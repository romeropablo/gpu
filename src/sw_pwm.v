==> flow/design.v <==
`timescale 1ns/1ps
module sw_pwm(input wire clk, input wire [15:0] sw, output wire [15:0] led);
    parameter HALF_PERIOD = 27'd50_000_000;
    parameter MAX_COUNT = 27'd99_999_999;
    reg [26:0] sec_counter =  27'd0;
    reg [26:0] on_time     = HALF_PERIOD;
    always @(posedge clk) begin
        if (sec_counter == MAX_COUNT)
            sec_counter <= 0;
        else
            sec_counter <= sec_counter + 1;
    end
    wire [15:0] p = {16{sec_counter < on_time}};
    assign led = p & sw;
endmodule
* Tool chain data of sw_pwm *
Tool output for the design above, in the order of the flow.
Line numbers count from 1 in the design file above.
Library cell names are shortened.
Not given: n/a

set-up
  design top = sw_pwm
  clock input = clk
  library = sky130hd
  library corner = tt_025C_1v80

* Word level *
Yosys after proc, flatten, opt, wreduce and memory -nomap, before mapping. Enables and synchronous resets that opt folds into registers are not counted as muxes. Memory bits, and registers merged into a memory's read port (data or address), are not among the register bits. Print and check cells are not counted. Equal cells are merged and count once.

bit counts
  register bits = 27
  bits in latches = 0
  bits in writable memories = 0
  bits in read-only memories = 0
  word width x clocked read ports = 0
  memories = 0
  bits of input ports = 17
  output and inout port bits = 16
  elaborated cells = 5

operators by class
  $add $sub $neg = 1
  multiply operators = 0
  divide/modulo/power cells = 0
  $lt $le $gt $ge = 1
  equality and inequality tests = 1
  shift-type cells = 0
  muxes and demuxes = 0
  bitwise operators = 1
  reductions and logical operators = 0

operators by type and width
  operator                                                                         count
  27-bit by 1-bit adder with 27-bit output (second input constant)                 1
  27-bit by 26-bit less-than comparator with 1-bit output (second input constant)  1
  27-bit == test (second input constant)                                           1
  16-bit bitwise AND                                                               1

* Longest topological paths *
Longest topological path by Yosys (ltp), each cell counted once; first at word level (registers and memories cut), then after technology mapping (sequential cells cut; the memories' decode and read muxes count).

logic depth
  word-level depth = 2
  ABC_AREA = 0
  mapped depth = 6
  gate-level depth less buffers = 5

* After synthesis *
The flow's flattened synthesis, as Yosys stat reports it; memories are mapped. The netlist is that of the ABC_AREA named above (0 if unset); the other value can give another one.
The area totals of this step are shown rounded.

cell types
  cell type  count  total area (um^2)
  dfxtp_1    27     540.518
  and4bb_2   12     150.144
  nand2_1    19     71.318
  nand4_1    11     68.816
  and4_1     7      61.309
  xnor2_1    7      61.309
  xor2_1     6      52.55
  a21oi_1    10     50.048
  nand3_1    9      45.043
  nor4bb_1   4      40.038
  or4_1      5      37.536
  nor2_1     8      30.029
  o21ai_0    6      30.029
  nor4_1     4      25.024
  or3_1      4      25.024
  buf_6      2      22.522
  buf_2      4      20.019
  clkbuf_1   4      15.014

Other cell types: 20; their cells: 25.

synthesis totals
  mapped cells = 174
  mapped area = 1550 um^2
  sequential part of the area = 541 um^2
  flip-flops = 27
  buffer cells = 11

* Timing after synthesis *
Path of least setup slack by OpenSTA after synthesis, without wires, with an ideal clock, recovery checks aside; 20% of the period is set as input and as output delay. Where synthesis merged equal registers, the netlist keeps one of their names.

timing after synthesis
  path kind = register to output
  start = register sec_counter[8]
  end = output port led[12]
  period = 2.24 ns
  output delay = 0.448 ns
  time at the first pin = 0.000 ns
  data arrival time = 1.730 ns
  setup slack = 0.062 ns
  path delay = 1.730 ns
  stages on the path = 7
  path buffers = 2
  synthesis period reached = 2.178 ns

"path delay" is the arrival time less input delay plus setup time.
A path that ends at an output port has no setup time.
"stages on the path": output pins that drive a net of the path, with the launching flip-flop's if there is one; two outputs of one cell count as two.
"synthesis period reached" is the clock period less the worst setup slack; recovery checks do not enter. This is arithmetic on one report: input and output delays are still those of the set period (20% each).
Between the ends stands the longest chain of elaborated cells between them, by number of cells; it is not shown to be the way that was timed. Of several equally long chains one is given.
Each line given opens the expression or statement behind the cell; cells for indexed reads and writes are added by Yosys, which also makes memories of some case tables.

on the way, after synthesis
  cells stage by stage = dfxtp_1 > buf_6 > or4_1 > o211ai_2 > a211oi_2 > buf_6 > nor4bb_1
  cells in the longest elaborated chain = 2
  elaborated cells on any way between the ends = 2

RTL lines, path after synthesis
  item                                                     line  RTL
  start, declared                                          5     reg [26:0] sec_counter =  27'd0;
  start, assigned                                          9     sec_counter <= 0;
  start, assigned                                          11    sec_counter <= sec_counter + 1;
  27-bit by 26-bit less-than comparator with 1-bit output  13    wire [15:0] p = {16{sec_counter < on_time}};
  16-bit bitwise AND                                       14    assign led = p & sw;
  end, declared                                            2     module sw_pwm(input wire clk, input wire [15:0] sw, output wire [15:0] led);

* Path in the finished layout *
From the final timing report of flow run A: the path of least setup slack in the routed layout; clock arrival at registers is part of the times.

timing after layout
  path kind = register to output
  start = register sec_counter[11]
  end = output port led[13]
  period = 3.5 ns
  output delay = 0.70 ns
  time at the first pin = 0.27 ns
  data arrival time = 2.62 ns
  setup slack = 0.18 ns
  stages on the path = 6
  path buffers = 1

Between the ends stands the longest chain of elaborated cells between them, by number of cells; it is not shown to be the way that was timed. Of several equally long chains one is given.

on the way, after layout
  cells stage by stage = dfxtp_1 > or4_1 > o211ai_2 > a211oi_2 > nor4bb_1 > clkdlybuf4s50_1
  cells in the longest elaborated chain = 2
  elaborated cells on any way between the ends = 2

RTL lines, path after layout
  item                                                     line  RTL
  start, declared                                          5     reg [26:0] sec_counter =  27'd0;
  start, assigned                                          9     sec_counter <= 0;
  start, assigned                                          11    sec_counter <= sec_counter + 1;
  27-bit by 26-bit less-than comparator with 1-bit output  13    wire [15:0] p = {16{sec_counter < on_time}};
  16-bit bitwise AND                                       14    assign led = p & sw;
  end, declared                                            2     module sw_pwm(input wire clk, input wire [15:0] sw, output wire [15:0] led);

## Implementation results

Top module sw_pwm; platform sky130hd; tools Yosys and OpenROAD; 2 stored runs in no particular order. Input and output delays are each 20% of the period that was set; the output load is 0.01 pF.
"achieved clock period": clock period set for the run, less the worst setup slack. It is reckoned from that one timing run; input and output delays stay at 20% of the period that was set.
"worst setup path time" is the time allowed to the run's worst setup path (the clock period less input and output delay, where it has them) less its slack. Clock arrival times count: a late capture clock shortens it, a late launch clock lengthens it.
"power" rests on the timing tool's default activity at the inputs, not on a simulated workload.
Results are given in rounded form.

Flow run A
==> flow/run.sh <==
#!/bin/bash
# the make line also repeats the synthesis and layout settings of config.mk as NAME=value (left out here)
make -C /OpenROAD-flow-scripts/flow DESIGN_CONFIG=/design/flow/config.mk WORK_HOME=/design/flow/orfs CLKGATE_MAP_FILE= finish
==> flow/config.mk <==
export PLATFORM = sky130hd
export DESIGN_NAME = sw_pwm
export DESIGN_NICKNAME = sw_pwm
export VERILOG_FILES = /design/flow/design.v
export SDC_FILE = /design/flow/constraint.sdc
export NUM_CORES = 4
export LEC_CHECK = 0
export CAP_MARGIN = 5
export CORE_MARGIN = 2
export CORE_UTILIZATION = 41
export CTS_CLUSTER_SIZE = 88
export GPL_ROUTABILITY_DRIVEN = 0
export GPL_TIMING_DRIVEN = 1
export HOLD_SLACK_MARGIN = 0.13
export MAX_ROUTING_LAYER = met5
export PLACE_DENSITY_LB_ADDON = 0.29
export SLEW_MARGIN = 35
==> flow/constraint.sdc <==
create_clock -name core_clock -period 3.5 [get_ports {clk}]
set_input_delay 0.7000 -clock core_clock [delete_from_list [all_inputs] [get_ports {clk}]]
set_output_delay 0.7000 -clock core_clock [all_outputs]
set_load 0.01 [all_outputs]

==> results of flow run A <==
chip area after synthesis (Yosys): 1550 um^2
die area: 4280 um^2
standard-cell area of the final layout: 1910 um^2
utilization: 52.7%
worst setup slack after layout: 0.176 ns
power: 0.000498 W
achieved clock period: 3.324 ns
worst setup path time: 2.62 ns
worst setup path kind: register to output

Flow run B
==> flow/run.sh <==
#!/bin/bash
# the make line also repeats the synthesis and layout settings of config.mk as NAME=value (left out here)
make -C /OpenROAD-flow-scripts/flow DESIGN_CONFIG=/design/flow/config.mk WORK_HOME=/design/flow/orfs CLKGATE_MAP_FILE= finish
==> flow/config.mk <==
export PLATFORM = sky130hd
export DESIGN_NAME = sw_pwm
export DESIGN_NICKNAME = sw_pwm
export VERILOG_FILES = /design/flow/design.v
export SDC_FILE = /design/flow/constraint.sdc
export NUM_CORES = 4
export LEC_CHECK = 0
export ABC_AREA = 0
export CAP_MARGIN = 10
export CELL_PAD_IN_SITES_GLOBAL_PLACEMENT = 1
export CORE_ASPECT_RATIO = 1.59
export CORE_MARGIN = 2
export CORE_UTILIZATION = 72
export CTS_CLUSTER_SIZE = 12
export GPL_TIMING_DRIVEN = 1
export MAX_ROUTING_LAYER = met4
export PLACE_DENSITY_LB_ADDON = 0.09
export SETUP_SLACK_MARGIN = 0.31
export SLEW_MARGIN = 0
export TNS_END_PERCENT = 85
==> flow/constraint.sdc <==
create_clock -name core_clock -period 3.47 [get_ports {clk}]
set_input_delay 0.6940 -clock core_clock [delete_from_list [all_inputs] [get_ports {clk}]]
set_output_delay 0.6940 -clock core_clock [all_outputs]
set_load 0.01 [all_outputs]

==> results of flow run B <==
did not finish, placement stopped with FLW-0024
